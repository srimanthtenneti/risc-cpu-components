==> flow/design.v <==
`timescale 1ns/100ps
module CPU(
  input  clk,
  input  rst,
  output HALT
);
  reg [4:0] pc;  
  reg [7:0] ac;  
  reg [7:0] mem [0:31];  
  wire [7:0] instr = mem[pc];  
  wire [2:0] opcode = instr[7:5];  
  wire [4:0] operand = instr[4:0]; 
  wire [7:0] rvalue = mem[operand];
  always @ (posedge clk)
    if (rst)
      pc <= 0;
    else
      begin
        case(opcode)
          3'b000 : begin
             pc <= pc;  
          end
          3'b001 : begin
            pc <= pc + 1 + (!ac);  
          end 
          3'b010 : begin
            ac <= ac + rvalue;  
            pc <= pc + 1;
          end 
          3'b011 : begin
             ac <= ac & rvalue;  
             pc <= pc + 1;
          end
          3'b100 : begin
             ac <= ac ^ rvalue;  
             pc <= pc + 1; 
          end
          3'b101 : begin
             ac <= rvalue;  
             pc <= pc + 1;
          end
          3'b110 : begin
            mem[operand] <= ac;  
            pc <= pc + 1;
          end
          3'b111 : begin
             pc <= operand;  
          end
        endcase
      end
    assign HALT = opcode == 0;
endmodule
# --- Tool chain data of CPU ---
# What the tools print for CPU, step after step.
# Lines are those of the file above, counted from 1.
# Operators: Yosys type, input widths -> output width; for muxes data width and select width s.
# Cell names lack the library's common part.
inputs:
  design: "CPU"
  clock_port: "clk"
  cell_library: "sky130hd"
  pvt_corner: "tt_025C_1v80"

# --- Word level ---
# Source: Yosys, flattened and elaborated, memories not mapped. Widths are those after wreduce. Print and check cells do not count. Equal cells are merged and count once.
# Yosys's memory passes give these memory sizes; they may raise the number of words (mostly to a power of two), join words into wider ones and drop unused or constant bits.
classes:
  n_eq: 7
  n_reduce_logical: 6
  n_logic: 3
  mux: 10
  n_addsub: 3
ops:
  columns: ["op", "count"]
  rows:
  - ["$pmux 8 s4", 1]
  - ["$mux 5", 4]
  - ["$mux 8", 2]
  - ["$pmux 5 s3", 1]
  - ["$eq 3x3->1 const B", 4]
  - ["$add 8x8->8", 1]
  - ["$and 8x8->8", 1]
  - ["$xor 8x8->8", 1]
  - ["$logic_not 8->1", 1]
  - ["$reduce_or 7->1", 1]
  - ["$eq 3x2->1 const B", 2]
  - ["$add 5x1->5", 1]
  - ["$add 5x1->5 const B", 1]
  - ["$reduce_or 5->1", 1]
  - ["$reduce_bool 4->1", 1]
  - ["$eq 3x1->1 const B", 1]
  - ["$logic_not 3->1", 1]
  - ["$reduce_and 2->1", 1]
  - ["$pmux 1 s2", 1]
  - ["$not 1->1", 1]
  - ["$mux 1", 1]
bits:
  mem_count: 1
  elab_cells: 32
  input_bits: 2
  ram_bits: 256
  output_inout_bits: 1
  ff_bits: 13
  clocked_rd_ports_x_width: 8
mem_list:
  columns: ["name", "words", "word_bits", "rd", "write_ports", "line_no", "source"]
  rows:
  - ["mem", 32, 8, 2, 1, 9, "reg [7:0] mem [0:31];"]

# --- Longest topological paths ---
# Depth = most cells in a row (Yosys ltp): at word level without a register or memory, in the mapped netlist without a sequential cell, where the memories' decode and read muxes count.
logic_depth:
  word_depth: 5
  ABC_AREA: 0
  mapped_depth: 26
  depth_no_buf: 20

# --- After synthesis ---
# Yosys stat after the flow's synthesis: flattened, memories mapped to cells. It holds for the ABC_AREA given above (unset counts as 0); a run with the other value may have another netlist.
# The area totals of this step are shown rounded.
mapped:
  ffs: 274
  yosys_area_um2: 14080
  cells: 1000
  seqArea_um2: 8128
by_type:
  columns: ["cell_type", "count", "area_total_um2"]
  rows:
  - ["edfxtp_1", 264, 7.93E+03]
  - ["mux4_2", 60, 1.35E+03]
  - ["mux2i_1", 114, 1.14E+03]
  - ["nand2_1", 117, 439.171]
  - ["nor2_1", 66, 247.738]
  - ["dfxtp_1", 10, 200.192]
  - ["a22oi_1", 24, 180.173]
  - ["a32o_1", 18, 180.173]
  - ["nand3_1", 36, 180.173]
  - ["ha_1", 13, 162.656]
  - ["buf_6", 12, 135.13]
  - ["a32oi_1", 13, 113.859]
  - ["buf_4", 15, 112.608]
  - ["nand4_1", 17, 106.352]
  - ["mux2_2", 9, 101.347]
  - ["buf_2", 20, 100.096]
  - ["o21ai_0", 20, 100.096]
  - ["a21oi_1", 19, 95.091]
# Other cell types: 57; their cells: 153.

# --- Path before layout ---
# Path of least setup slack by OpenSTA after synthesis, without wires, with an ideal clock, recovery checks aside; 20% of the period is set as input and as output delay. Where synthesis merged equal registers, the netlist keeps one of their names.
synth_timing:
  kind: "register to register"
  startpoint: "register (name not given)"
  endpoint: "register ac[7]"
  path_stages: 23
  clock_period_ps: 6170
  delay_ps: 4973
  slack_ps: 1198
  setup_time_ps: 261
  arrival_time_ps: 4712
  synth_period_reached_ps: 4972
# "delay_ps" is the arrival time less input delay plus setup time.
# "path_stages" counts driving pins, that of a launching flip-flop among them; a cell with two outputs on the path counts twice.
# "synth_period_reached_ps" is the clock period less the worst setup slack; recovery checks do not enter. This is arithmetic on one report: input and output delays are still those of the set period (20% each).
# At most two assigning lines are given for a register; there are more.
synth_via:
  path_cell_list: "dfxtp_1 buf_6 buf_8 mux4_2 nand2_1 nand2_1 o211ai_2 nor2_1 clkbuf_1 a32o_1 a222oi_1 nor4b_2 ha_1 a21o_1 a21o_1 a21o_1 a21oi_1 nor2_1 a211oi_1 nor3_1 o21ai_1 o31ai_1 a221o_1"
synth_lines:
  columns: ["element", "line_no", "source"]
  rows:
  - ["end, assigned", 27, "ac <= ac + rvalue;"]
  - ["end, assigned", 31, "ac <= ac & rvalue;"]
  - ["end, declared", 8, "reg [7:0] ac;"]
# Chain of elaborated cells between the ends: none given.

# --- Worst path after layout ---
# From the final timing report of flow run 1: the path of least setup slack in the routed layout; clock arrival at registers is part of the times.
# The path's times are printed in steps of 10 ps; the period is the one set.
layout_timing:
  kind: "register to register"
  startpoint: "register (name not given)"
  endpoint: "register ac[2]"
  slack_ps: 670
  path_stages: 29
  clock_period_ps: 5920
  arrival_time_ps: 5690
  setup_time_ps: 160
# At most two assigning lines are given for a register; there are more.
layout_via:
  path_cell_list: "dfxtp_4 buf_12 buf_12 mux4_2 nand2_1 nand3_2 o211ai_1 buf_4 nand2_4 buf_6 buf_4 mux2i_2 o22a_4 nand4_1 buf_4 buf_4 buf_4 buf_4 buf_4 buf_4 buf_4 buf_4 buf_4 buf_4 buf_4 buf_4 buf_4 buf_4 o221ai_1"
layout_lines:
  columns: ["element", "line_no", "source"]
  rows:
  - ["end, assigned", 27, "ac <= ac + rvalue;"]
  - ["end, assigned", 31, "ac <= ac & rvalue;"]
  - ["end, declared", 8, "reg [7:0] ac;"]
# Chain of elaborated cells between the ends: none given.

Memo
Re: implementation data of CPU

Design CPU on sky130hd. What follows are 2 stored runs of the flow, each under its own settings; their order means nothing. The constraints put input and output delay at 20% of the set period each and load the outputs with 0.01 pF.
"timing.achieved_period_ps" = clock period - worst setup slack. The figure is calculated, with input and output delays left at 20% of the set period.
"worst_path_ps" means the part of the period allowed to the worst setup path (the constraints hold back 20% at inputs and 20% at outputs) less its slack; where the path has registers, the arrival times of their clocks count too.
"worst_path_ps" is known to 10 ps.
Results are given in rounded form.

--- flow run 1 ---
==> flow/run.sh <==
#!/bin/bash
# the make line also repeats the synthesis and layout settings of config.mk as NAME=value (left out here)
make -C /OpenROAD-flow-scripts/flow DESIGN_CONFIG=/design/flow/config.mk WORK_HOME=/design/flow/orfs CLKGATE_MAP_FILE= finish
==> flow/config.mk <==
export PLATFORM = sky130hd
export DESIGN_NAME = CPU
export DESIGN_NICKNAME = CPU
export VERILOG_FILES = /design/flow/design.v
export SDC_FILE = /design/flow/constraint.sdc
export NUM_CORES = 4
export LEC_CHECK = 0
export CAP_MARGIN = 20
export CORE_ASPECT_RATIO = 0.81
export CORE_MARGIN = 2
export CORE_UTILIZATION = 28
export GPL_ROUTABILITY_DRIVEN = 0
export GPL_TIMING_DRIVEN = 1
export MIN_ROUTING_LAYER = met2
export PLACE_DENSITY = 0.42
export SETUP_SLACK_MARGIN = 1.29
export SLEW_MARGIN = 20
==> flow/constraint.sdc <==
create_clock -name core_clock -period 5.92 [get_ports {clk}]
set_input_delay 1.1840 -clock core_clock [delete_from_list [all_inputs] [get_ports {clk}]]
set_output_delay 1.1840 -clock core_clock [all_outputs]
set_load 0.01 [all_outputs]

==> results, as YAML <==
results:
  die_area_um2: 52100
  worst_path_ps: 5250
  worst_setup_path_type: "register to register"
  fin_ws_ps: 668
  final_hold_ws_ps: 510
  fin_tns_ps: 0
  finalCellArea_um2: 18180
  synthesis_area_um2: 14080
  layout_utilization_pct: 36.9
  timing.achieved_period_ps: 5252

--- flow run 2 ---
==> flow/run.sh <==
#!/bin/bash
# the make line also repeats the synthesis and layout settings of config.mk as NAME=value (left out here)
make -C /OpenROAD-flow-scripts/flow DESIGN_CONFIG=/design/flow/config.mk WORK_HOME=/design/flow/orfs CLKGATE_MAP_FILE= finish
==> flow/config.mk <==
export PLATFORM = sky130hd
export DESIGN_NAME = CPU
export DESIGN_NICKNAME = CPU
export VERILOG_FILES = /design/flow/design.v
export SDC_FILE = /design/flow/constraint.sdc
export NUM_CORES = 4
export LEC_CHECK = 0
export ABC_AREA = 0
export CAP_MARGIN = 10
export CELL_PAD_IN_SITES_DETAIL_PLACEMENT = 0
export CELL_PAD_IN_SITES_GLOBAL_PLACEMENT = 1
export CORE_MARGIN = 2
export CORE_UTILIZATION = 36
export CTS_CLUSTER_SIZE = 22
export SETUP_SLACK_MARGIN = 1.15
export SLEW_MARGIN = 20
==> flow/constraint.sdc <==
create_clock -name core_clock -period 4.49 [get_ports {clk}]
set_input_delay 0.8980 -clock core_clock [delete_from_list [all_inputs] [get_ports {clk}]]
set_output_delay 0.8980 -clock core_clock [all_outputs]
set_load 0.01 [all_outputs]

==> results, as YAML <==
results:
  synthesis_area_um2: 14080
  worst_path_ps: 5070
  worst_setup_path_type: "register to register"
  die_area_um2: 40710
  finalCellArea_um2: 19110
  layout_utilization_pct: 49.4
  timing.achieved_period_ps: 5072
  fin_ws_ps: -582
  fin_tns_ps: -1613
  final_hold_ws_ps: 568
