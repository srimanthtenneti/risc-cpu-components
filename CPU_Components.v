==> flow/design.v <==
`timescale 1ns / 1ns
module address_mux #(parameter WIDTH = 5) (
  input [WIDTH - 1 : 0] in0,
  input [WIDTH - 1 : 0] in1,
  input sel,
  output [WIDTH - 1 : 0]out
); 
  assign out = (sel) ? in1 : in0;
endmodule
module bus_driver #(parameter WIDTH = 8) (
  input [WIDTH - 1 : 0] data_in,
  input data_en,
  output [WIDTH - 1 : 0] data_out
); 
  assign data_out = (data_en) ? data_in : {WIDTH{1'hz}};
endmodule
module alu #(parameter WIDTH = 8) (
  input [WIDTH - 1 : 0] in_a,
  input [WIDTH - 1 : 0] in_b,
  input [$clog2(WIDTH) -1 : 0] opcode,
  output [WIDTH - 1 : 0] alu_out,
  output a_is_zero
);
  reg [WIDTH - 1 : 0] result;
  always @ (in_a, in_b, opcode)
    begin
      case(opcode)
        3'b000 : result = in_a;
        3'b001 : result = in_a;
        3'b010 : result = in_a + in_b;
        3'b011 : result = in_a & in_b;
        3'b100 : result = in_a ^ in_b;
        3'b101 : result = in_b;
        3'b110 : result = in_a;
        3'b111 : result = in_a;
        default : result = {WIDTH{1'b0}};
      endcase
    end
  assign a_is_zero = (result) ? 1'b0 : 1'b1;
  assign alu_out = result;
endmodule
module cpu_controller #(parameter op_width = 3,  max_phase = 8)(
  input [op_width -  1 : 0] opcode,
  input a_zero,
  input [max_phase - 1 : 0] phase,
  output sel,  
  output rd,  
  output ld_ir,  
  output inc_pc,  
  output halt,  
  output ld_pc,  
  output data_e,  
  output load_ac,  
  output wr  
);
  reg sel_, rd_, ld_ir_, inc_pc_, halt_, ld_pc_, data_e_, load_ac_, wr_; 
  reg H, J, A, Z , S;
  always @ (opcode, a_zero, phase)
    begin
      A = (opcode == 3'b010 | opcode == 3'b011 | opcode == 3'b100 | opcode == 3'b101) ? 1'b1 : 1'b0;
      H = (opcode == 3'b000) ? 1'b1 : 1'b0;
      Z = (opcode == 3'b100 && a_zero) ? 1'b1 : 1'b0;
      J = (opcode == 3'b111) ? 1'b1 : 1'b0;
      S = (opcode == 3'b110) ? 1'b1 : 1'b0;
      case (phase)
        8'd0 : begin
           sel_     = 1;
           rd_      = 0;
           ld_ir_   = 0;
           inc_pc_  = 0;
           halt_    = 0;
           ld_pc_   = 0;
           data_e_  = 0;
           load_ac_ = 0;
           wr_      = 0;
        end
        8'd1 : begin
           sel_     = 1;
           rd_      = 1;
           ld_ir_   = 0;
           inc_pc_  = 0;
           halt_    = 0;
           ld_pc_   = 0;
           data_e_  = 0;
           load_ac_ = 0;
           wr_      = 0;
        end
        8'd2 : begin
           sel_     = 1;
           rd_      = 1;
           ld_ir_   = 1;
           inc_pc_  = 0;
           halt_    = 0;
           ld_pc_   = 0;
           data_e_  = 0;
           load_ac_ = 0;
           wr_      = 0;
        end
        8'd3 : begin
           sel_     = 1;
           rd_      = 1;
           ld_ir_   = 1;
           inc_pc_  = 0;
           halt_    = 0;
           ld_pc_   = 0;
           data_e_  = 0;
           load_ac_ = 0;
           wr_      = 0;
        end
        8'd4 : begin     
           sel_     = 0;
           rd_      = 0;
           ld_ir_   = 0;
           inc_pc_  = 1;
           halt_    = H;
           ld_pc_   = 0;
           data_e_  = 0;
           load_ac_ = 0;
           wr_      = 0;
        end
        8'd5 : begin  
           sel_     = 0;
           rd_      = A;
           ld_ir_   = 0;
           inc_pc_  = 0;
           halt_    = 0;
           ld_pc_   = 0;
           data_e_  = 0;
           load_ac_ = 0;
           wr_      = 0;
        end
        8'd6 : begin
           sel_     = 0;
           rd_      = A;
           ld_ir_   = 0;
           inc_pc_  = Z;
           halt_    = 0;
           ld_pc_   = J;
           data_e_  = S;
           load_ac_ = 0;
           wr_      = 0;
        end
        8'd7 : begin
           sel_     = 0;
           rd_      = A;
           ld_ir_   = 0;
           inc_pc_  = 0;
           halt_    = 0;
           ld_pc_   = J;
           data_e_  = S;
           load_ac_ = A;
           wr_      = S;
        end
      endcase
    end
      assign sel = sel_;
      assign rd = rd_;
      assign ld_ir = ld_ir_;
      assign inc_pc = inc_pc_;
      assign halt = halt_;
      assign ld_pc = ld_pc_;
      assign data_e = data_e_;
      assign load_ac = load_ac_;
      assign wr = wr_;
endmodule
module register #(parameter WIDTH = 8) (
  input clk,
  input rst,
  input [WIDTH - 1 : 0] data_in,
  input load,
  output [WIDTH - 1 : 0] data_out
); 
  reg [WIDTH - 1 : 0] data_out_;
  always @ (posedge clk)
    begin
      if (rst)
        data_out_ <= {WIDTH{1'b0}};
      else
        begin
          if (load)
            data_out_ <= data_in;
          else
            data_out_ <= data_out_;
        end
    end 
  assign data_out = data_out_;
endmodule
module memory #(parameter A_WIDTH = 5, D_WIDTH = 8)(
   input clk,
   input wr,
   input rd,
   input [A_WIDTH -1 : 0] addr,
   inout [D_WIDTH -1 : 0] data
); 
  reg [D_WIDTH -1 : 0] data_;
  reg [D_WIDTH - 1 : 0] mem [2**A_WIDTH -1 : 0];
  always @ (posedge clk)
    begin
      if(wr)
        mem[addr] <= data_;
      else if (rd)
        data_ <= mem[addr];
      else
        data_ <= {D_WIDTH{1'hz}};
    end
   assign data = data_;
endmodule
* Tool chain data of memory
Tool output for the design above, in the order of the flow. Line numbers count from 1 in the design file above. Cell names lack the library's common part. The mark - stands for no value.
Set-up: top memory, clock input clk, standard-cell library sky130hd, library corner tt_025C_1v80

* After elaboration
Counts by Yosys on the flattened word-level netlist (proc, flatten, opt, wreduce; memories kept). Register bits leave out memories and registers merged into their read ports (data or address); mux counts leave out enables and synchronous resets folded into registers. Print and check cells are left out. Cells with the same type and inputs are merged into one. Yosys's memory passes give these memory sizes; they may raise the number of words (mostly to a power of two), join words into wider ones and drop unused or constant bits.
Storage and ports: output and inout port bits 8, word-level cells 6, input port bits 8, RAM bits 256, memories 1, register bits 8
Memory list:
- mem | depth 32, bits a word 8, read ports 1, wr ports 1, line 196 | reg [D_WIDTH - 1 : 0] mem [2**A_WIDTH -1 : 0];
Cells by class: muxes and demuxes 4
Operators by type and width (count):
- 8-bit two-way mux | 2
- 5-bit two-way mux | 1
- 1-bit two-way mux | 1

* Longest topological paths
Longest topological path by Yosys (ltp), each cell counted once; first at word level (registers and memories cut), then after technology mapping (sequential cells cut; the memories' decode and read muxes count).
Logic depth: depth in word-level cells 1, ABC_AREA 0, depth in mapped cells 7, depth with buffers taken out 4

* After synthesis
Yosys stat after the flow's synthesis: flattened, memories mapped to cells. It holds for the ABC_AREA given above (unset counts as 0); a run with the other value may have another netlist.
Mapped netlist: cell area after synthesis 10287.4 µm², buffers 35, flip-flop cells 264, mapped cells 577, sequential area 7927.6 µm²
Cell types:
- edfxtp_1 | count 264, area in all 7.93E+03 µm²
- mux2i_1 | count 128, area in all 1.28E+03 µm²
- o22ai_1 | count 63, area in all 394.128 µm²
- buf_2 | count 22, area in all 110.106 µm²
- nor2_1 | count 29, area in all 108.854 µm²
- nor4_1 | count 16, area in all 100.096 µm²
- nand4bb_1 | count 5, area in all 56.304 µm²
- or4b_1 | count 4, area in all 40.038 µm²
- nand2_1 | count 10, area in all 37.536 µm²
- nand4b_1 | count 4, area in all 35.034 µm²
- nand3b_1 | count 4, area in all 30.029 µm²
- clkbuf_1 | count 7, area in all 26.275 µm²
- buf_6 | count 2, area in all 22.522 µm²
- nor3_1 | count 4, area in all 20.019 µm²
- or3b_2 | count 2, area in all 17.517 µm²
- o22ai_2 | count 1, area in all 12.512 µm²
- or3_1 | count 2, area in all 12.512 µm²
- buf_1 | count 3, area in all 11.261 µm²
Other cell types: 6; their cells: 7.

* Worst setup path after synthesis
Path of least setup slack by OpenSTA after synthesis, without wires, with an ideal clock, recovery checks aside; 20% of the period is set as input and as output delay. Where synthesis merged equal registers, the netlist keeps one of their names.
Timing path post-synthesis: path kind in2reg, start point in addr[1], end point mem mem[27][0], path buffers 3, arrival 2.037 ns, library setup time 0.383 ns, stages 5, input delay 0.592 ns, required time 2.577 ns, time at the first pin 0.592 ns, delay of the path 1.828 ns, path slack 0.539 ns, period 2.96 ns, synthesis period reached 2.421 ns
"delay of the path" is the arrival time less input delay plus setup time. "stages": output pins that drive a net of the path, with the launching flip-flop's if there is one; two outputs of one cell count as two. "synthesis period reached" = period - worst setup slack (recovery checks aside). The figure is calculated, with input and output delays left at 20% of the set period. Between the ends stands the longest chain of elaborated cells between them, by number of cells; it is not shown to be the way that was timed. Of several equally long chains one is given. A line is the first line of the expression or statement that the cell stems from. Yosys adds cells for indexed reads and writes and turns some case tables into memories.
On the way, post-synthesis: cells stage by stage clkbuf_1 buf_2 buf_2 nand3_1 nor3_1, cells in the longest elaborated chain 1, elaborated cells on any way between the ends 1, source lines of those cells 1, those cells by class 1 x mux
Ends and longest elaborated chain, post-synthesis:
- start: declaration | line 192 | input [A_WIDTH -1 : 0] addr,
- 5-bit two-way mux | line 199 | if(wr)
- end: declaration | line 196 | reg [D_WIDTH - 1 : 0] mem [2**A_WIDTH -1 : 0];

* Worst path after layout
Path of least setup slack in the final report of flow run A (OpenROAD, finished layout, wires in). Where an end is a register, its clock arrival counts in the times.
Timing path post-layout: path kind in2reg, start point in addr[2], end point reg (no name shown), arrival 2.57 ns, input delay 0.54 ns, time at the first pin 0.54 ns, period 2.68 ns, stages 8, required time 2.96 ns, library setup time 0.24 ns, path buffers 4, path slack 0.39 ns
Between the ends stands the longest chain of elaborated cells between them, by number of cells; it is not shown to be the way that was timed. Of several equally long chains one is given. A memory read counts as a cell of the chain, while the word-level depth stops at memories.
On the way, post-layout: cells stage by stage clkdlybuf4s50_1 buf_12 buf_4 nand4bb_1 o22ai_1 nor4_1 buf_4 nand2_1, cells in the longest elaborated chain 2, elaborated cells on any way between the ends 2, source lines of those cells 2, those cells by class 1 x mux; 1 x memory
Ends and longest elaborated chain, post-layout:
- start: declaration | line 192 | input [A_WIDTH -1 : 0] addr,
- memory read 32 x 8 bit | line 196 | reg [D_WIDTH - 1 : 0] mem [2**A_WIDTH -1 : 0];
- 8-bit two-way mux | line 201 | else if (rd)

Data sheet: physical implementation of memory

Record of 2 stored runs of the RTL-to-layout flow on memory, platform sky130hd. The runs are unordered. Constraints: input delay and output delay 20% of the set period each, output load 0.01 pF.
"achieved clock period" is the run's clock period less its worst setup slack. It is reckoned from that one timing run; input and output delays stay at 20% of the period that was set.
"worst setup path time": the worst setup path's part of the clock period (all of it between registers, 20% less for each end at a port) less its slack. A launch clock that arrives late makes it longer, a capture clock that arrives late makes it shorter.
"power" is the tool's figure for a default switching activity; nothing was simulated.
[flow run A] settings: period_ns=2.68, CORE_UTILIZATION=58, CAP_MARGIN=20, CORE_MARGIN=2, SLEW_MARGIN=20
[flow run A] result: chip area after synthesis (Yosys) 10287.4 µm², die area 18818.4 µm², standard-cell area of the final layout 12094.1 µm², utilization 69.9 %, worst setup slack after layout 0.393 ns, total negative slack 0.000 ns, worst hold slack 0.108 ns, power 0.008762 W, achieved clock period 2.287 ns, worst setup path time 1.75 ns, worst setup path kind in2reg
[flow run B] settings: period_ns=2.83, CORE_UTILIZATION=19, SETUP_SLACK_MARGIN=-0.25, PLACE_DENSITY_LB_ADDON=0.23, HOLD_SLACK_MARGIN=0.23, CELL_PAD_IN_SITES_DETAIL_PLACEMENT=0, TNS_END_PERCENT=15, ABC_AREA=1, CTS_CLUSTER_SIZE=86, CTS_CLUSTER_DIAMETER=331, CAP_MARGIN=0, SLEW_MARGIN=5, MIN_ROUTING_LAYER=met1, CORE_MARGIN=2
[flow run B] result: chip area after synthesis (Yosys) 11071.9 µm², die area 60218.7 µm², standard-cell area of the final layout 12721.0 µm², utilization 22.0 %, worst setup slack after layout 0.727 ns, total negative slack 0.000 ns, worst hold slack 0.253 ns, power 0.006575 W, achieved clock period 2.103 ns, worst setup path time 2.10 ns, worst setup path kind reg2reg
